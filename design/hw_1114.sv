==> flow/design.v <==
module Program_Rom(
	output logic [13:0] Rom_data_out, 
	input [10:0] Rom_addr_in
);
    logic [13:0] data;
    always_comb
        begin
            case (Rom_addr_in)
                10'h0 : data = 14'h3024;
                10'h1 : data = 14'h00A5;
                10'h2 : data = 14'h3015;
                10'h3 : data = 14'h00A4;
                10'h4 : data = 14'h0824;
                10'h5 : data = 14'h02A5;
                10'h6 : data = 14'h1FA5;
                10'h7 : data = 14'h2804;
                10'h8 : data = 14'h0825;
                10'h9 : data = 14'h01A1;
                10'ha : data = 14'h02A1;
                10'hb : data = 14'h0824;
                10'hc : data = 14'h00A0;
                10'hd : data = 14'h0821;
                10'he : data = 14'h02A0;
                10'hf : data = 14'h0824;
                10'h10 : data = 14'h00A5;
                10'h11 : data = 14'h0820;
                10'h12 : data = 14'h00A4;
                10'h13 : data = 14'h1FA4;
                10'h14 : data = 14'h2816;
                10'h15 : data = 14'h281C;
                10'h16 : data = 14'h0824;
                10'h17 : data = 14'h00A1;
                10'h18 : data = 14'h03A1;
                10'h19 : data = 14'h1FA1;
                10'h1a : data = 14'h2804;
                10'h1b : data = 14'h281C;
                10'h1c : data = 14'h0825;
                10'h1d : data = 14'h00A3;
                10'h1e : data = 14'h008D;
                10'h1f : data = 14'h3400;
                10'h20 : data = 14'h3400;
                default: data = 14'h0;   
            endcase
        end
     assign Rom_data_out = data;
endmodule
`timescale 1ns/10ps
module hw_1114(
	input clk,
	input reset,
	output logic [7:0] w_q
);
	logic [10:0] pc_next, pc_q,mar_q;
	logic load_pc, load_mar, load_ir_q,load_w;
	logic [13:0] Rom_out,ir_q;
	logic reset_ir_q,ram_en;
	logic [2:0] ps,ns;
	logic [3:0] op;
	logic [7:0] alu_q,mux_out,ram_out;
	logic d;
	logic sel_alu,sel_pc;
	logic MOVLW;
	logic ADDLW;
	logic SUBLW;
	logic ANDLW;
	logic IORLW;
	logic XORLW;
	assign pc_next = pc_q + 1;             
	always_ff @(posedge clk)               
	begin	
		if(reset)
			pc_q <= #1 0;
		else if(load_pc)
			pc_q <= #1 pc_next;
	end
	always_ff @(posedge clk)
	begin
		if(load_mar)
			mar_q <= #1 pc_q;
	end
	Program_Rom rom(Rom_out,mar_q);
	always_ff @(posedge clk)
	begin
		if(reset_ir_q)
			ir_q <= #1 0;
		else if(load_ir_q)
			ir_q <= #1 Rom_out;
	end
	always_ff @(posedge clk)
	begin
		if(reset)
			w_q <= #1 0;
		else if(load_w)
			w_q <= #1 alu_q;
	end
	single_port_ram_128x8 ram(alu_q,ir_q[6:0],ram_en,clk,ram_out);
	always_comb
	begin
		if(sel_alu == 0) mux_out = ir_q[7:0];
		else mux_out = ram_out[7:0];
	end
	assign MOVLW = (ir_q[13:8] == 6'b110000);         
	assign ADDLW = (ir_q[13:8] == 6'b111110);
	assign SUBLW = (ir_q[13:8] == 6'b111100);
	assign ANDLW = (ir_q[13:8] == 6'b111001);
	assign IORLW = (ir_q[13:8] == 6'b111000);
	assign XORLW = (ir_q[13:8] == 6'b111010);
	assign d = ir_q[7];
	assign ADDWF = (ir_q[13:8] == 6'b000111);
	assign ANDWF = (ir_q[13:8] == 6'b000101);
	assign CLRF  = (ir_q[13:8] == 6'b000001);
	assign CLRW  = (ir_q[13:8] == 6'b000001);
	assign COMF  = (ir_q[13:8] == 6'b001001);
	assign DECF  = (ir_q[13:8] == 6'b000011);	
	assign GOTO = (ir_q[13:11] == 3'b101);
	always_comb                                    
	begin
		if(reset)
				op = 0;
		else 
			begin			
				if(MOVLW) op = 5;
				else if(ADDLW) op = 0;
				else if(SUBLW) op = 1;
				else if(ANDLW) op = 2;
				else if(IORLW) op = 3;
				else if(XORLW) op = 4;
				else if(ADDWF) op = 0;
				else if(ANDWF) op = 2;
				else if(CLRF)  op = 8;
				else if(CLRW)  op = 8;
				else if(COMF)  op = 9;
				else if(DECF)  op = 7;
				else op = 10;
			end
	end
	always_comb
	begin
		if(reset)
			alu_q <= #1 0;
		else 
			begin
				case(op)
					0: alu_q = mux_out + w_q;
					1: alu_q = mux_out - w_q;
					2: alu_q = mux_out & w_q;
					3: alu_q = mux_out | w_q;
					4: alu_q = mux_out ^ w_q;
					5: alu_q = mux_out;
					6: alu_q = mux_out + 1;
					7: alu_q = mux_out - 1;
					8: alu_q = 0;
					9: alu_q = ~mux_out ;
					default: alu_q = mux_out + w_q;
				endcase
			end
	end
	parameter T0 = 0;
	parameter T1 = 1;
	parameter T2 = 2;
	parameter T3 = 3;
	parameter T4 = 4;
	parameter T5 = 5;
	parameter T6 = 6;
	always_ff @(posedge clk)
	begin
		if(reset) ps <= #1 0;
		else ps <= #1 ns;
	end
	always_comb
	begin                          
	load_mar = 0;
	load_pc = 0;
	reset_ir_q = 0;
	load_ir_q = 0;
	load_w = 0;
	sel_pc = 0;
	sel_alu = 0;
	ram_en = 0;
	ns = 0;
		case(ps)                   
		T0:                         
			begin
				reset_ir_q = 1;	
				ns = T1;
			end
		T1:
			begin
				load_mar = 1;         
				ns = T2;			
			end	
		T2:
			begin            
				load_pc = 1;	       
				ns = T3;			
			end	
		T3:
			begin                    
				load_ir_q = 1;	      
				ns = T4;			      
			end	
		T4:                         
			begin
				if(GOTO)
					begin
						sel_pc = 1;
						load_pc = 1;
					end
				else if(ADDWF || ANDWF)
					begin
						sel_alu = 1;
						if(d==0) load_w = 1;
						else ram_en = 1;
					end
				else if(CLRF) ram_en = 1;
				else if(CLRW) load_w = 1;
				else if(COMF || DECF) 
					begin 
						sel_alu = 1;
						ram_en = 1;
					end
				else 
					load_w = 1;	
				ns = T5;
			end
		T5:                         
			begin
				ns = T6;
			end
		T6:
			begin
				ns = T1;
			end
	endcase
	end
endmodule
module single_port_ram_128x8(
	input [7:0]data,
	input [6:0]addr,
	input ram_en,
	input clk,
	output logic [7:0] q
);
	logic [7:0] ram[127:0];
	always_ff @(posedge clk)
	begin
		if (ram_en)
			ram[addr] <= data;
	end
	assign q = ram[addr];
endmodule
# From RTL to reports: hw_1114

The steps from the RTL of hw_1114 to its reports follow in flow order.
Line numbers count from 1 in the design file above.
Operators: Yosys type, input widths -> output width; for muxes data width and select width s.
A cell with - has no value.

Top module: hw_1114
Clock port: clk
Library: sky130hd
Library corner: tt_025C_1v80

# Elaborated design

Counts by Yosys on the flattened word-level netlist (proc, flatten, opt, wreduce; memories kept). Print and check cells are left out. Cells with the same type and inputs are merged into one.
Yosys's memory passes give these memory sizes; they may raise the number of words (mostly to a power of two), join words into wider ones and drop unused or constant bits.

Memory bits (writable): 1024
Clocked read ports x word width: 21
Flip-flop bits (word level): 47
Memories kept: 2
Elaborated cells: 92
Memory bits (read-only): 832
Output and inout bits: 8
Input bits: 2

Memory list:

| name            | words | width | rd ports | write ports | RTL line | source |
| ram.ram         | 128   | 8     | 1        | 1           | 244      | `logic [7:0] ram[127:0];` |
| (no name shown) | 64    | 13    | 1        | 0           | 8        | `case (Rom_addr_in)` |

Equal/unequal tests: 27
Reductions and logical operators: 5
Bitwise gates (word level): 4
Mux-type cells: 44
$add $sub $neg: 5

Operators by type and width:

| kind                  | count |
| $pmux 8 s9            | 1 |
| $mux 4                | 12 |
| $eq 6x6->1 const B    | 6 |
| $mux 8                | 3 |
| $mux 1                | 21 |
| $mux 7                | 3 |
| $pmux 3 s6            | 1 |
| $eq 4x3->1 const B    | 4 |
| $mux 14               | 1 |
| $eq 3x3->1 const B    | 4 |
| $eq 6x3->1 const B    | 2 |
| $add 11x1->11 const B | 1 |
| $eq 4x2->1 const B    | 2 |
| $eq 4x4->1 const B    | 2 |
| $add 8x1->8 const B   | 1 |
| $sub 8x1->8 const B   | 1 |
| $add 8x8->8           | 1 |
| $sub 8x8->8           | 1 |
| $and 8x8->8           | 1 |
| $or 8x8->8            | 1 |
| $xor 8x8->8           | 1 |
| $not 8->8             | 1 |
| $eq 3x2->1 const B    | 2 |
| $eq 6x1->1 const B    | 1 |
| $eq 6x2->1 const B    | 1 |
| $eq 6x4->1 const B    | 1 |
| $mux 6                | 1 |
| $logic_not 5->1       | 1 |

Not listed: further kinds 6, cells in them 7.

# Longest topological paths

Yosys ltp: most cells in a row. Word level: on the elaborated netlist, between registers, memories and ports. Mapped: between sequential cells and ports; inverters and the memories' decode and read muxes count.

Depth after elaboration: 17
ABC_AREA: 0
Depth in mapped cells: 18
Gate-level depth less buffers: 14

# Netlist

The flow's flattened synthesis, as Yosys stat reports it; memories are mapped. The netlist is that of the ABC_AREA named above (0 if unset); the other value can give another one.

Flip-flop cells: 581
Buffers: 71
Cell area after synthesis: 24153.2 um^2
Sequential area: 16866.2 um^2
Cells in the netlist: 1409

Cells by type:

| cell                      | count | area in all (um^2) |
| sky130_fd_sc_hd__edfxtp_1 | 523   | 1.57E+04 |
| sky130_fd_sc_hd__mux4_2   | 136   | 3.06E+03 |
| sky130_fd_sc_hd__dfxtp_1  | 58    | 1.16E+03 |
| sky130_fd_sc_hd__nor2_1   | 126   | 472.954 |
| sky130_fd_sc_hd__ha_1     | 33    | 412.896 |
| sky130_fd_sc_hd__mux2i_1  | 40    | 400.384 |
| sky130_fd_sc_hd__nand2_1  | 68    | 255.245 |
| sky130_fd_sc_hd__a21oi_1  | 43    | 215.206 |
| sky130_fd_sc_hd__o21ai_0  | 38    | 190.182 |
| sky130_fd_sc_hd__a22oi_1  | 20    | 150.144 |
| sky130_fd_sc_hd__nor2b_1  | 22    | 137.632 |
| sky130_fd_sc_hd__clkbuf_1 | 35    | 131.376 |
| sky130_fd_sc_hd__a32oi_1  | 12    | 105.101 |
| sky130_fd_sc_hd__inv_1    | 28    | 105.101 |
| sky130_fd_sc_hd__nand3_1  | 20    | 100.096 |
| sky130_fd_sc_hd__buf_2    | 18    | 90.086 |
| sky130_fd_sc_hd__buf_4    | 11    | 82.579 |
| sky130_fd_sc_hd__nor3_1   | 15    | 75.072 |

Not listed: further types 55, cells in them 163.
By module: a second synthesis without flattening, with its own total; a netlist apart from the flattened one above.

Cell total of the unflattened synthesis: 2945
Area (unflattened synthesis): 44377.6 um^2

Rows give one instance, submodules left out.

Modules:

| module                | area (um^2) | cells | seq. area (um^2) | instances |
| single_port_ram_128x8 | 40273.6     | 2467  | 30749.5          | 1 |
| hw_1114               | 3415.8      | 376   | 1131.1           | 1 |
| Program_Rom           | 688.2       | 102   | 0.0              | 1 |

# Path before layout

Source: OpenSTA report_checks on the synthesized netlist (no wires, ideal clock, input and output delay 20% of the period each), path of least setup slack; recovery checks are left aside. Register names are those of the netlist, which keeps one name where synthesis merged equal registers.

Path type: input-to-reg
Start: input reset
End: memory ram.ram[0][7]
Input delay: 1976 ps
Launch time at the first pin: 1976 ps
Data arrival time: 6818 ps
Required time: 9198 ps
Path buffers: 1
Path delay: 5524 ps
Driving pins on the path: 14
Clock period: 9880 ps
Path slack: 2380 ps
Setup time: 682 ps
Synthesis period reached: 7500 ps

"path delay" is the arrival time less input delay plus setup time.
"driving pins on the path": output pins that drive a net of the path, with the launching flip-flop's if there is one; two outputs of one cell count as two.
"synthesis period reached" = period - worst setup slack (recovery checks aside). The figure is calculated, with input and output delays left at 20% of the set period.
Between the ends stands the longest chain of elaborated cells between them, by number of cells; it is not shown to be the way that was timed. Of several equally long chains one is given.
Each line given opens the expression or statement behind the cell; cells for indexed reads and writes are added by Yosys, which also makes memories of some case tables.

Cells stage by stage: sky130_fd_sc_hd__clkbuf_1 > sky130_fd_sc_hd__nor4_2 > sky130_fd_sc_hd__nor2_1 > sky130_fd_sc_hd__nand2_1 > sky130_fd_sc_hd__o21ai_0 > sky130_fd_sc_hd__inv_1 > sky130_fd_sc_hd__ha_1 > sky130_fd_sc_hd__nor2b_1 > sky130_fd_sc_hd__o21ai_0 > sky130_fd_sc_hd__nand2b_1 > sky130_fd_sc_hd__a311oi_1 > sky130_fd_sc_hd__o21ai_0 > sky130_fd_sc_hd__and4_1 > sky130_fd_sc_hd__nor3_1
Cells in the longest elaborated chain: 5
Elaborated cells on any way between the ends: 13
RTL lines with such cells: 4
Classes of those cells: eq/ne (9); mux (4)

Ends and longest elaborated chain, post-synthesis:

| item        | RTL line | source |
| from (decl) | 50       | `input reset,` |
| $mux 4      | 118      | `if(reset)` |
| $eq 4x4->1  | 143      | `case(op)` |
| $pmux 8 s9  | 143      |  |
| $mux 8      | 139      | `if(reset)` |
| $mux 8      | 247      | `if (ram_en)` |
| to (decl)   | 244      | `logic [7:0] ram[127:0];` |

# Path in the finished layout

From the final timing report of job 1: the path of least setup slack in the routed layout; clock arrival at registers is part of the times.
The path's times are printed in steps of 10 ps; the period is the one set.

Path type: reg-to-reg
Start: register (no name shown)
End: memory ram.ram[55][7]
Path buffers: 2
Data arrival time: 5830 ps
Required time: 8260 ps
Driving pins on the path: 15
Path slack: 2440 ps
Clock period: 7960 ps
Launch time at the first pin: 620 ps
Setup time: 280 ps

Cells stage by stage: sky130_fd_sc_hd__dfxtp_4 > sky130_fd_sc_hd__buf_4 > sky130_fd_sc_hd__mux4_2 > sky130_fd_sc_hd__mux4_2 > sky130_fd_sc_hd__o211a_1 > sky130_fd_sc_hd__a211oi_2 > sky130_fd_sc_hd__inv_1 > sky130_fd_sc_hd__ha_1 > sky130_fd_sc_hd__o21ai_0 > sky130_fd_sc_hd__nand2b_1 > sky130_fd_sc_hd__a311oi_1 > sky130_fd_sc_hd__or3_1 > sky130_fd_sc_hd__and4_1 > sky130_fd_sc_hd__nor3_2 > sky130_fd_sc_hd__buf_4

Ends and longest elaborated chain, post-layout:

| item      | RTL line | source |
| to (decl) | 244      | `logic [7:0] ram[127:0];` |

Chain of elaborated cells between the ends: none given.
Nets of the timed path that keep an RTL name, with a line that drives or declares them; the list need not be complete.

Nets with RTL names, path post-layout:

| signal   | RTL line | source |
| alu_q[7] | 139      | `if(reset)` |

Top module hw_1114; platform sky130hd; tools Yosys and OpenROAD; 2 stored runs in no particular order. Input and output delays are each 20% of the period that was set; the output load is 0.01 pF.
"critical setup path time" is the time allowed to the run's worst setup path (the clock period less input and output delay, where it has them) less its slack. Clock arrival times count: a late capture clock shortens it, a late launch clock lengthens it.
"critical setup path time" is known to 10 ps.
Settings: -- = not set for that run.

| name                                          | job 1      | job 2      |
| period_ns                                     | 7.96       | 8.39       |
| CORE_UTILIZATION                              | 21         | 28         |
| CAP_MARGIN                                    | 20         | 10         |
| CORE_MARGIN                                   | 2          | 7          |
| SLEW_MARGIN                                   | 20         | 20         |
| SETUP_SLACK_MARGIN                            | --         | -0.3       |
| PLACE_DENSITY_LB_ADDON                        | --         | 0.25       |
| CORE_ASPECT_RATIO                             | --         | 1.42       |
| CELL_PAD_IN_SITES_DETAIL_PLACEMENT            | --         | 0          |
| TNS_END_PERCENT                               | --         | 90         |
| die footprint (um^2)                          | 117745.0   | 94807.2    |
| standard-cell area of the final layout (um^2) | 27930.5    | 27426.3    |
| setup slack of the worst path (ps)            | 2435       | 2871       |
| critical setup path time (ps)                 | 5520       | 5520       |
| class of the worst setup path                 | reg-to-reg | reg-to-reg |
| synthesized cell area (um^2)                  | 24153.2    | 24153.2    |
| utilization after routing (%)                 | 24.5       | 32.0       |
